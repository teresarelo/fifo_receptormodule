==> flow/design.v <==
module spi_serializer #(
    parameter DATAWIDTH = 32,
    parameter BITCOUNTERWIDTH =  $clog2(DATAWIDTH)) 
    (
    input  logic                 clk,
    input  logic                 rst,
    input  logic                 full,
    input  logic                 empty,
    input  logic [DATAWIDTH-1:0] read_data,
    output logic                 sclk,
    output logic                 read_en,
    output logic                 mosi,
    output logic                 done
);
  typedef enum logic [2:0] {
        IDLE,
   	READ_EN,
        LOAD,
        SHIFT,
        COMPLETE
    } state_t;
	state_t state, next_state;
    	logic [DATAWIDTH-1:0] shift_reg;
    	logic [BITCOUNTERWIDTH:0] bit_counter;
  	logic clk_div;
    	logic sclk_enable;
    	always_ff @(posedge clk or posedge rst) begin
        	if (rst) begin
        		clk_div <= 1'b0;
        	end else begin
            		clk_div <= ~clk_div;
        	end
    	end
    	always_ff @(posedge clk or posedge rst) begin
        	if (rst) begin
            		sclk <= 1'b0;
        	end else if (clk_div && sclk_enable) begin
            		sclk <= ~sclk;
        	end
    	end
 	always_ff@(posedge clk or posedge rst) begin
     		if(rst) state <= IDLE;                                            
       		else state <= next_state;
  	end 
	always_ff @(posedge clk or posedge rst) begin  
 		if (rst) begin
        		shift_reg <= '0;
        		bit_counter <= '0;
        		done <= 1'b0;
            		mosi <= 1'b0;
            		sclk_enable <= 1'b0;
                	read_en <= 1'b0;
        	end else begin
                	read_en <= 1'b0;
			case (state)
              		IDLE: begin
			shift_reg <= '0;
            		bit_counter <= '0;	
           		done <= 1'b0;
            		mosi <= 1'b0;
            		sclk_enable <= 1'b0;
                	end
              		READ_EN: begin
                    		read_en <= 1'b1;
                    	end
                	LOAD: begin
                     		shift_reg <= read_data;
                    		bit_counter <= DATAWIDTH;
                     		sclk_enable <= 1'b1;   
                    	end     
                	SHIFT: begin
              			if (sclk && clk_div) begin  
					mosi <= shift_reg[DATAWIDTH-1];
                        		shift_reg <= shift_reg << 1;  
                        		bit_counter <= bit_counter - 1;
                    		end
                	end
                	COMPLETE: begin
                    		done <= 1'b1;
                    		sclk_enable <= 1'b0;   
                	end
            		endcase
        	end
	end
	always_comb begin
        	next_state = state;
        	case (state)
            	IDLE: begin  
                	if (empty) next_state = IDLE;
                  	else if ((full || !empty)&& !done) next_state = READ_EN;   
            	end
              	READ_EN: begin
                  	next_state = LOAD;
                end
            	LOAD: begin  
              		next_state = SHIFT;
            	end
            	SHIFT: begin  
                	if (bit_counter == 1'b0) next_state = COMPLETE;
            	end
            	COMPLETE: begin  
                	next_state = IDLE;
            	end
        	endcase
    	end
endmodule
Reports on spi_serializer
The steps from the RTL of spi_serializer to its reports follow in flow order. Lines are those of the file above, counted from 1. Library cell names are shortened. Not given: n/a

Top: spi_serializer. Clock: clk. Cell library: sky130hd. Timing corner: tt_025C_1v80.

Elaborated design
Counts by Yosys on the flattened word-level netlist (proc, flatten, opt, wreduce; memories kept). Register bits leave out memories and registers merged into their read ports (data or address). Print and check cells are left out.

Under $add $sub $neg stands 1. The entry for equality and inequality tests reads 7. Under muxes and demuxes stands 13. The figure for bitwise logic cells is 2. Reductions and logical operators: 17.

Operators by type and width (number): 32-bit case mux with 3-bit select (1); 32-bit two-way mux (1); 6-bit case mux with 3-bit select (1); 3-bit case mux with 5-bit select (1); 3-bit two-way mux (3); 2-bit nonzero test (3); 3-bit by 2-bit == test with 1-bit output with constant B (2); 6-bit by 1-bit subtractor with 6-bit output with constant B (1); 6-bit logical NOT (1); 6-bit two-way mux (1); 1-bit case mux with 2-bit select (3); 5-bit nonzero test (1); 2-bit != test with constant B (2); 2-bit AND reduction (2); 1-bit logical AND (3); 3-bit by 1-bit == test with 1-bit output with constant B (1); 3-bit == test with constant B (1); 3-bit != test with constant B (1); 3-bit logical NOT (1); 3-bit AND reduction (1); 3-bit nonzero test (1); 1-bit inverter (2); 1-bit logical NOT (2); 2-bit OR reduction (1); 1-bit two-way mux (2); 1-bit logical OR (1).

The entry for bits in registers reads 47. Under bits of input ports stands 36. Under output and inout port bits stands 4. The entry for elaborated cells reads 49.

Longest topological paths
Depth = most cells in a row (Yosys ltp): at word level without a register or memory, in the mapped netlist without a sequential cell, where the memories' decode and read muxes count.

The figure for depth in word-level cells is 6. Under ABC_AREA stands 0. The figure for depth in mapped cells is 5. The entry for gate-level depth less buffers reads 5.

Netlist
Yosys stat after the flow's synthesis: flattened, memories mapped to cells. It holds for the ABC_AREA given above (unset counts as 0); a run with the other value may have another netlist. Totals and module areas in this step are rounded.

Cell types: dfrtp_1 (number 47, area in all 1.18E+03 um^2); a22oi_1 (number 31, area in all 232.723 um^2); o21ai_0 (number 36, area in all 180.173 um^2); nand3_1 (number 35, area in all 175.168 um^2); buf_2 (number 8, area in all 40.038 um^2); dfstp_2 (number 1, area in all 26.275 um^2); ha_1 (number 2, area in all 25.024 um^2); clkbuf_1 (number 6, area in all 22.522 um^2); inv_1 (number 6, area in all 22.522 um^2); nand2_1 (number 6, area in all 22.522 um^2); o21ba_4 (number 1, area in all 16.266 um^2); a21o_1 (number 2, area in all 15.014 um^2); or4_1 (number 2, area in all 15.014 um^2); and3_1 (number 2, area in all 12.512 um^2); nor4_1 (number 2, area in all 12.512 um^2); buf_6 (number 1, area in all 11.261 um^2); nor2_4 (number 1, area in all 11.261 um^2); o21bai_2 (number 1, area in all 11.261 um^2).

Not listed: further types 15, cells in them 19.

Under cells in the netlist stands 209. Cell area after synthesis: 2150 um^2. For sequential part of the area the number is 1200 um^2. The figure for flip-flops is 48. Under buffer cells stands 18.

Timing after synthesis
Source: OpenSTA report_checks on the synthesized netlist (no wires, ideal clock, input and output delay 20% of the period each), path of least setup slack; recovery checks are left aside. Register names are those of the netlist, which keeps one name where synthesis merged equal registers.

Kind: flip-flop to flip-flop. Start: register state. End: register bit_counter[2]. For period the number is 1.36 ns. The entry for library setup time reads 0.066 ns. Time at the first pin: 0.000 ns. Under arrival time stands 1.296 ns. For required time the number is 1.294 ns. Slack: -0.002 ns. Path delay: 1.362 ns. Under stages stands 5. Under path buffers stands 1. Synthesis period reached: 1.362 ns.

"path delay" is the arrival time less input delay plus setup time. "stages": output pins that drive a net of the path, with the launching flip-flop's if there is one; two outputs of one cell count as two. "synthesis period reached" = period - worst setup slack (recovery checks aside). The figure is calculated, with input and output delays left at 20% of the set period. Where an end lacks its bit number, it is one bit of the signal, or one of the new flip-flops if synthesis recoded a state register. At most two assigning lines are given for a register; there are more.

Cells stage by stage: dfrtp_1 > buf_6 > o21ba_4 > or4_1 > nand2_1.

Ends and longest elaborated chain, post-synthesis: from (decl) (RTL line 22) `state_t state, next_state;`; from (assign) (RTL line 42) `if(rst) state <= IDLE;`; from (assign) (RTL line 43) `else state <= next_state;`; to (assign) (RTL line 48) `bit_counter <= '0;`; to (assign) (RTL line 75) `bit_counter <= bit_counter - 1;`; to (decl) (RTL line 24) `logic [BITCOUNTERWIDTH:0] bit_counter;`.

Chain of elaborated cells between the ends: none given.

Worst path after layout
From the final timing report of run 2: the path of least setup slack in the routed layout; clock arrival at registers is part of the times.

Kind: flip-flop to flip-flop. Start: register sclk. End: register bit_counter[2]. For period the number is 1.16 ns. The entry for library setup time reads 0.05 ns. Time at the first pin: 0.30 ns. Under arrival time stands 1.58 ns. For required time the number is 1.41 ns. Slack: -0.18 ns. Under stages stands 6. Under path buffers stands 2.

Between the ends stands the longest chain of elaborated cells between them, by number of cells; it is not shown to be the way that was timed. Of several equally long chains one is given. Each line given opens the expression or statement behind the cell; cells for indexed reads and writes are added by Yosys, which also makes memories of some case tables. At most two assigning lines are given for a register; there are more.

Cells stage by stage: dfrtp_1 > buf_6 > nand3_4 > buf_6 > or4_1 > nand2_1. Under cells in the longest elaborated chain stands 3. Elaborated cells on any way between the ends: 5. The figure for source lines of those cells is 2. Classes of those cells: 1 x eq/ne; 2 x mux; 2 x reduce/logical.

Ends and longest elaborated chain, post-layout: from (decl) (RTL line 10) `output logic                 sclk,`; from (assign) (RTL line 36) `sclk <= 1'b0;`; from (assign) (RTL line 38) `sclk <= ~sclk;`; 1-bit logical AND (RTL line 72) `if (sclk && clk_div) begin`; 6-bit two-way mux (RTL line 72); 6-bit case mux with 3-bit select (RTL line 55) `case (state)`; to (assign) (RTL line 58) `bit_counter <= '0;`; to (assign) (RTL line 75) `bit_counter <= bit_counter - 1;`; to (decl) (RTL line 24) `logic [BITCOUNTERWIDTH:0] bit_counter;`.

# Flow runs of spi_serializer

Settings and measured results of 2 stored flow runs for module spi_serializer (sky130hd), not sorted in any way. The constraints put input and output delay at 20% of the set period each and load the outputs with 0.01 pF. By "reached clock period" is meant the clock period of the run minus its worst setup slack. This is arithmetic on one report: input and output delays are still those of the set period (20% each). "worst path time" is the time allowed to the run's worst setup path (the clock period less input and output delay, where it has them) less its slack. Clock arrival times count: a late capture clock shortens it, a late launch clock lengthens it. "overall power" is the tool's figure for a default switching activity; nothing was simulated. Results are given in rounded form.

Run 1 has these settings: period_ns 1.55; CORE_UTILIZATION 59; PLACE_DENSITY_LB_ADDON 0.16; CORE_ASPECT_RATIO 0.54; CELL_PAD_IN_SITES_GLOBAL_PLACEMENT 1; CELL_PAD_IN_SITES_DETAIL_PLACEMENT 2; TNS_END_PERCENT 95; ABC_AREA 0; GPL_TIMING_DRIVEN 1; CTS_CLUSTER_SIZE 84; CAP_MARGIN 5; SLEW_MARGIN 35; MIN_ROUTING_LAYER met2; MAX_ROUTING_LAYER met4; CORE_MARGIN 2. Outcome: not finished: placement ended with error DPL-0033.

Run 2 has these settings: period_ns 1.16; CORE_UTILIZATION 28; PLACE_DENSITY_LB_ADDON 0.28; TNS_END_PERCENT 95; GPL_ROUTABILITY_DRIVEN 0; MIN_ROUTING_LAYER met1; CAP_MARGIN 20; CORE_MARGIN 2; SLEW_MARGIN 20. The measured area of the synthesized netlist is 2,150 um^2. The area of the die stands at 8,390 um^2. The area of the standard cells in the finished layout comes to 3,260 um^2. The lowest setup slack stands at -0.177 ns. The summed negative setup slack reads -5.91 ns. The overall power comes to 6,690 uW. The reached clock period reads 1.337 ns. The worst path time comes to 1.34 ns. Critical path type: flip-flop to flip-flop.
